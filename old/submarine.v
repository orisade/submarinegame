==> flow/design.v <==
module submarine (
    input clk,
    input rstn,
    input [1:0] init_select,
    input select_valid,
    input [2:0] x,
    input [2:0] y,
    input cord_valid,
    output reg busy,
    output reg hit,
    output reg sink,
    output reg done
);
localparam WIDTH = 6;
reg [WIDTH*WIDTH - 1:0] matrix;
wire [5:0] index;
assign index = x*WIDTH + y;
localparam WAIT_FOR_COR = 2'b00;
localparam CHECK_SINK = 2'b01;
localparam CHECK_DONE = 2'b10;
reg [1:0] state;
reg [2:0] saved_x;
reg [2:0] saved_y;
wire some_exists;
wire [2:0] x_upper;
wire [2:0] x_lower;
wire [2:0] y_upper;
wire [2:0] y_lower;
assign x_upper = saved_x >= WIDTH ? saved_x : saved_x + 1;
assign x_lower = saved_x == 0 ?     saved_x : saved_x - 1;
assign y_upper = saved_y >= WIDTH ? saved_y : saved_y + 1;
assign y_lower = saved_y == 0 ?     saved_y : saved_y - 1; 
assign some_exists = matrix[x_upper * WIDTH + saved_y] | 
                     matrix[x_lower * WIDTH + saved_y] | 
                     matrix[saved_x * WIDTH + y_upper] | 
                     matrix[saved_x * WIDTH + y_lower];
reg [5:0] loop_i;
always @(posedge clk or negedge rstn) begin
    if (!rstn) begin
        busy <= 1'b0;
        hit <= 1'b0;
        sink <= 1'b0;
        done <= 1'b0;
        state <= WAIT_FOR_COR;
        saved_x <= 2'b0;
        saved_y <= 2'b0;
        loop_i <= {WIDTH{1'b0}};
        matrix <= {(WIDTH*WIDTH-1){1'b0}};
    end else begin
        if (select_valid) begin
            hit <= 1'b0;
            sink <= 1'b0;
            done <= 1'b0;
            state <= WAIT_FOR_COR;
            saved_x <= 2'b0;
            saved_y <= 2'b0;
            loop_i <= {WIDTH{1'b0}};
            case (init_select)
                2'b00: matrix <= 36'b000011_000001_000001_110010_000000_101100;
                2'b01: matrix <= 36'b001010_000001_000000_010111_000000_101100;
                2'b10: matrix <= 36'b010000_101000_000101_000000_101010_000010;
                2'b11: matrix <= 36'b000010_100000_001001_010100_100001_000100;
            endcase
        end else begin
            case (state) 
                WAIT_FOR_COR : begin
                    hit <= 1'b0;
                    sink <= 1'b0;
                    done <= 1'b0;
                    if (cord_valid && (index < WIDTH*WIDTH)) begin 
                            matrix[index] <= 1'b0;
                            if (matrix[index]) begin
                                busy <= 1'b1;
                                state <= CHECK_SINK;
                                state <= CHECK_DONE;
                                saved_x <= x;
                                saved_y <= y;
                            end
                    end
                end
                CHECK_SINK : begin
                    state <= WAIT_FOR_COR;
                    busy <= 1'b0;
                    if (~some_exists) begin
                        state <= CHECK_DONE;     
                        busy <= 1'b1;            
                    end else begin
                        hit <= 1'b1;             
                    end
                end
                CHECK_DONE : begin
                    if (loop_i == (WIDTH*WIDTH-1)) begin
                        done <= 1'b1;
                    end else if (matrix[loop_i] == 1'b0) begin
                        loop_i <= loop_i + 1;
                    end else begin
                        state <= WAIT_FOR_COR;
                        busy <= 1'b0;
                        sink <= 1'b1;  
                        sink <= 1'b0;
                    end
                end
            endcase
        end
    end
end
endmodule
[Reports on submarine]
The steps from the RTL of submarine to its reports follow in flow order.
Lines are those of the file above, counted from 1.
Operators carry their Yosys type and port widths (W data, S select, Z words).
Library cell names are shortened.
A cell with -- has no value.
Set-up
  design top: submarine
  clock input: clk
  standard-cell library: sky130hd
  library corner: tt_025C_1v80

[Word level]
Source: Yosys, flattened and elaborated, memories not mapped. Widths are those after wreduce. Registers that Yosys merges into a memory's read port (data or address) are not register bits. Print and check cells do not count. Equal cells are merged and count once.
Word-level totals
  register bits: 54
  latch bits: 0
  bits in writable memories: 0
  memory bits (read-only): 0
  word width x clocked read ports: 0
  memory cells: 0
  output and inout bits: 4
Operators by class
  $add $sub $neg: 11
  multipliers: 4
  div/mod/pow operators: 0
  magnitude comparators: 3
  equal/unequal tests: 18
  shifts and indexed selects: 8
  mux-type cells: 41
  bitwise gates (word level): 7
  reductions and logical operators: 21
Operators by type and width (count)
  $pmux W36 S4: 1
  $shiftx A36 B8 Y1: 3
  $mux W36: 3
  $shift A1 B7 Y36 const A: 2
  $shiftx A36 B6 Y1: 2
  $mul A3 B2 Y5 const B: 4
  $shiftx A36 B32 Y1: 1
  $and A36 B36 Y36: 1
  $or A36 B36 Y36: 1
  $not A36 Y36: 1
  $mux W3: 12
  $add A32 B3 Y32: 1
  $mux W6: 4
  $add A6 B3 Y7: 3
  $ne A3 B3 Y1 const B: 6
  $ne A2 B2 Y1 const B: 6
  $mux W2: 6
  $mux W1: 10
  $reduce_and A3 Y1: 3
  $reduce_bool A3 Y1: 3
  $reduce_bool A2 Y1: 4
  $neg A6 Y7: 1
  $eq A2 B2 Y1 const B: 3
  $reduce_and A2 Y1: 3
  $add A3 B1 Y3 const B: 2
  $sub A3 B1 Y3 const B: 2
  $ge A3 B3 Y1 const B: 2
  $logic_not A3 Y1: 2
Not listed: further kinds 15, cells in them 21.

[Logic depth]
Longest topological path by Yosys (ltp), each cell counted once; first at word level (registers and memories cut), then after technology mapping (sequential cells cut; the memories' decode and read muxes count).
Depth
  word-level depth: 11
  ABC_AREA: 0
  mapped depth: 11
  gate-level depth less buffers: 9

[Mapped cells and area]
Yosys stat after the flow's synthesis: flattened, memories mapped to cells. It holds for the ABC_AREA given above (unset counts as 0); a run with the other value may have another netlist.
Cells by type (count)
  dfrtp_1: 45
  mux4_2: 16
  nand2_1: 31
  a21oi_1: 23
  nor2_1: 27
  ha_1: 7
  a31oi_1: 13
  inv_1: 20
  a311oi_1: 7
  mux2i_1: 6
  fa_1: 2
  o21ai_0: 8
  clkbuf_1: 10
  nor3_1: 7
  xnor2_1: 4
  mux2_1: 3
  mux2_2: 3
  nand4_1: 5
Not listed: further types 53, cells in them 88.
Mapped netlist
  mapped cells: 325
  synthesis area: 3208.1 um^2
  flip-flops: 46
  buffers: 20

[Timing after synthesis]
OpenSTA on the mapped netlist: ideal clock, no wires. The path of least setup slack (recovery checks aside). Input and output delay are each 20% of the period. Register names are those of the netlist, which keeps one name where synthesis merged equal registers.
Timing path post-synthesis
  path kind: input port to flip-flop
  start point: input x[0]
  end point: register matrix[14]
  clock period: 3.2 ns
  input delay: 0.640 ns
  time at the first pin: 0.640 ns
  arrival: 3.048 ns
  data required time: 3.059 ns
  path slack: 0.011 ns
  path delay: 2.549 ns
  stages on the path: 10
  synthesis period reached: 3.189 ns
"path delay" = arrival - input delay + setup time.
"stages on the path": output pins that drive a net of the path, with the launching flip-flop's if there is one; two outputs of one cell count as two.
"synthesis period reached" is the clock period less the worst setup slack; recovery checks do not enter. This is arithmetic on one report: input and output delays are still those of the set period (20% each).
At most two assigning lines are given for a register; there are more.
On the way, post-synthesis
  cells stage by stage: ha_1 > inv_1 > fa_1 > nand2b_4 > nor3_2 > nor2_1 > or4_4 > buf_6 > a211oi_4 > a31oi_1
RTL lines, path post-synthesis
  start, declared: line 6  | input [2:0] x,
  end, assigned: line 48  | matrix <= {(WIDTH*WIDTH-1){1'b0}};
  end, assigned: line 59  | 2'b00: matrix <= 36'b000011_000001_000001_110010_000000_101100;
  end, declared: line 15  | reg [WIDTH*WIDTH - 1:0] matrix;
No chain of elaborated cells between the ends is given.

[Worst path after layout]
From the final timing report of run 1: the path of least setup slack in the routed layout; clock arrival at registers is part of the times.
Timing path after layout
  path kind: input port to flip-flop
  start point: input x[0]
  end point: register busy
  clock period: 3.06 ns
  input delay: 0.61 ns
  time at the first pin: 0.61 ns
  arrival: 3.15 ns
  data required time: 3.24 ns
  path slack: 0.09 ns
  stages on the path: 12
The rows between start and end are the longest chain of elaborated cells between them; the timing report does not say that the signal goes this way. Where chains are equally long, one stands for them.
A line is the first line of the expression or statement that the cell stems from. Yosys adds cells for indexed reads and writes and turns some case tables into memories.
At most two assigning lines are given for a register; there are more.
On the way, after layout
  cells stage by stage: clkdlybuf4s15_1 > ha_2 > inv_1 > fa_2 > buf_4 > xor2_4 > buf_4 > mux2_1 > o211ai_1 > o311a_1 > o31a_1 > o32a_1
  length of the longest elaborated chain: 6
RTL lines, path after layout
  start, declared: line 6  | input [2:0] x,
  $mul A3 B2 Y5: line 17  | assign index = x*WIDTH + y;
  $add A6 B3 Y6: line 17
  $lt A6 B6 Y1: line 70  | if (cord_valid && (index < WIDTH*WIDTH)) begin
  $logic_and A1 B1 Y1: line 70
  $mux W1: line 70
  $pmux W1 S3: line 65  | case (state)
  end, assigned: line 73  | busy <= 1'b1;
  end, assigned: line 83  | busy <= 1'b0;
  end, declared: line 9  | output reg busy,

Hand-over note for submarine

Flow measurements of submarine on sky130hd: 2 stored runs with different settings, listed in no order. Input and output delays are each 20% of the period that was set; the output load is 0.01 pF.
"achieved clock period (ns)" = clock period - worst setup slack. The figure is calculated, with input and output delays left at 20% of the set period.
By "worst setup path time (ns)" is meant the share of the clock period that the worst setup path is allowed (20% is reserved at inputs, 20% at outputs), minus its slack. Clock arrival times at its registers enter into it.
"finish__power__total": no workload was simulated; the value follows from the tool's default switching activity.

settings of run 1
{
  "period_ns": 3.06,
  "CORE_UTILIZATION": 38,
  "PLACE_DENSITY_LB_ADDON": 0.1,
  "HOLD_SLACK_MARGIN": 0.16,
  "CORE_ASPECT_RATIO": 1.1,
  "CELL_PAD_IN_SITES_GLOBAL_PLACEMENT": 3,
  "CELL_PAD_IN_SITES_DETAIL_PLACEMENT": 1,
  "TNS_END_PERCENT": 70,
  "GPL_ROUTABILITY_DRIVEN": 1,
  "CAP_MARGIN": 20,
  "CORE_MARGIN": 2,
  "SLEW_MARGIN": 20
}
report of run 1
yosys chip area after synthesis (um^2): 3208.1
finish__design__die__area: 9193.9
finish__design__instance__area__stdcell: 4070.2
finish__design__instance__utilization: 0.4918
finish__timing__setup__ws: 0.092
finish__timing__setup__tns: 0.000
finish__timing__hold__ws: 0.518
finish__power__total: 1.919e-03
achieved clock period (ns): 2.968
worst setup path time (ns): 2.36
worst setup path kind: input port to flip-flop

settings of run 2
{
  "period_ns": 4.34,
  "CAP_MARGIN": 20,
  "CORE_MARGIN": 2,
  "CORE_UTILIZATION": 40,
  "SLEW_MARGIN": 20
}
report of run 2
yosys chip area after synthesis (um^2): 3208.1
finish__design__die__area: 8752.5
finish__design__instance__area__stdcell: 3512.1
finish__design__instance__utilization: 0.4522
finish__timing__setup__ws: 0.476
finish__timing__setup__tns: 0.000
finish__timing__hold__ws: 0.437
finish__power__total: 1.145e-03
achieved clock period (ns): 3.864
worst setup path time (ns): 3.00
worst setup path kind: input port to flip-flop

End of note.
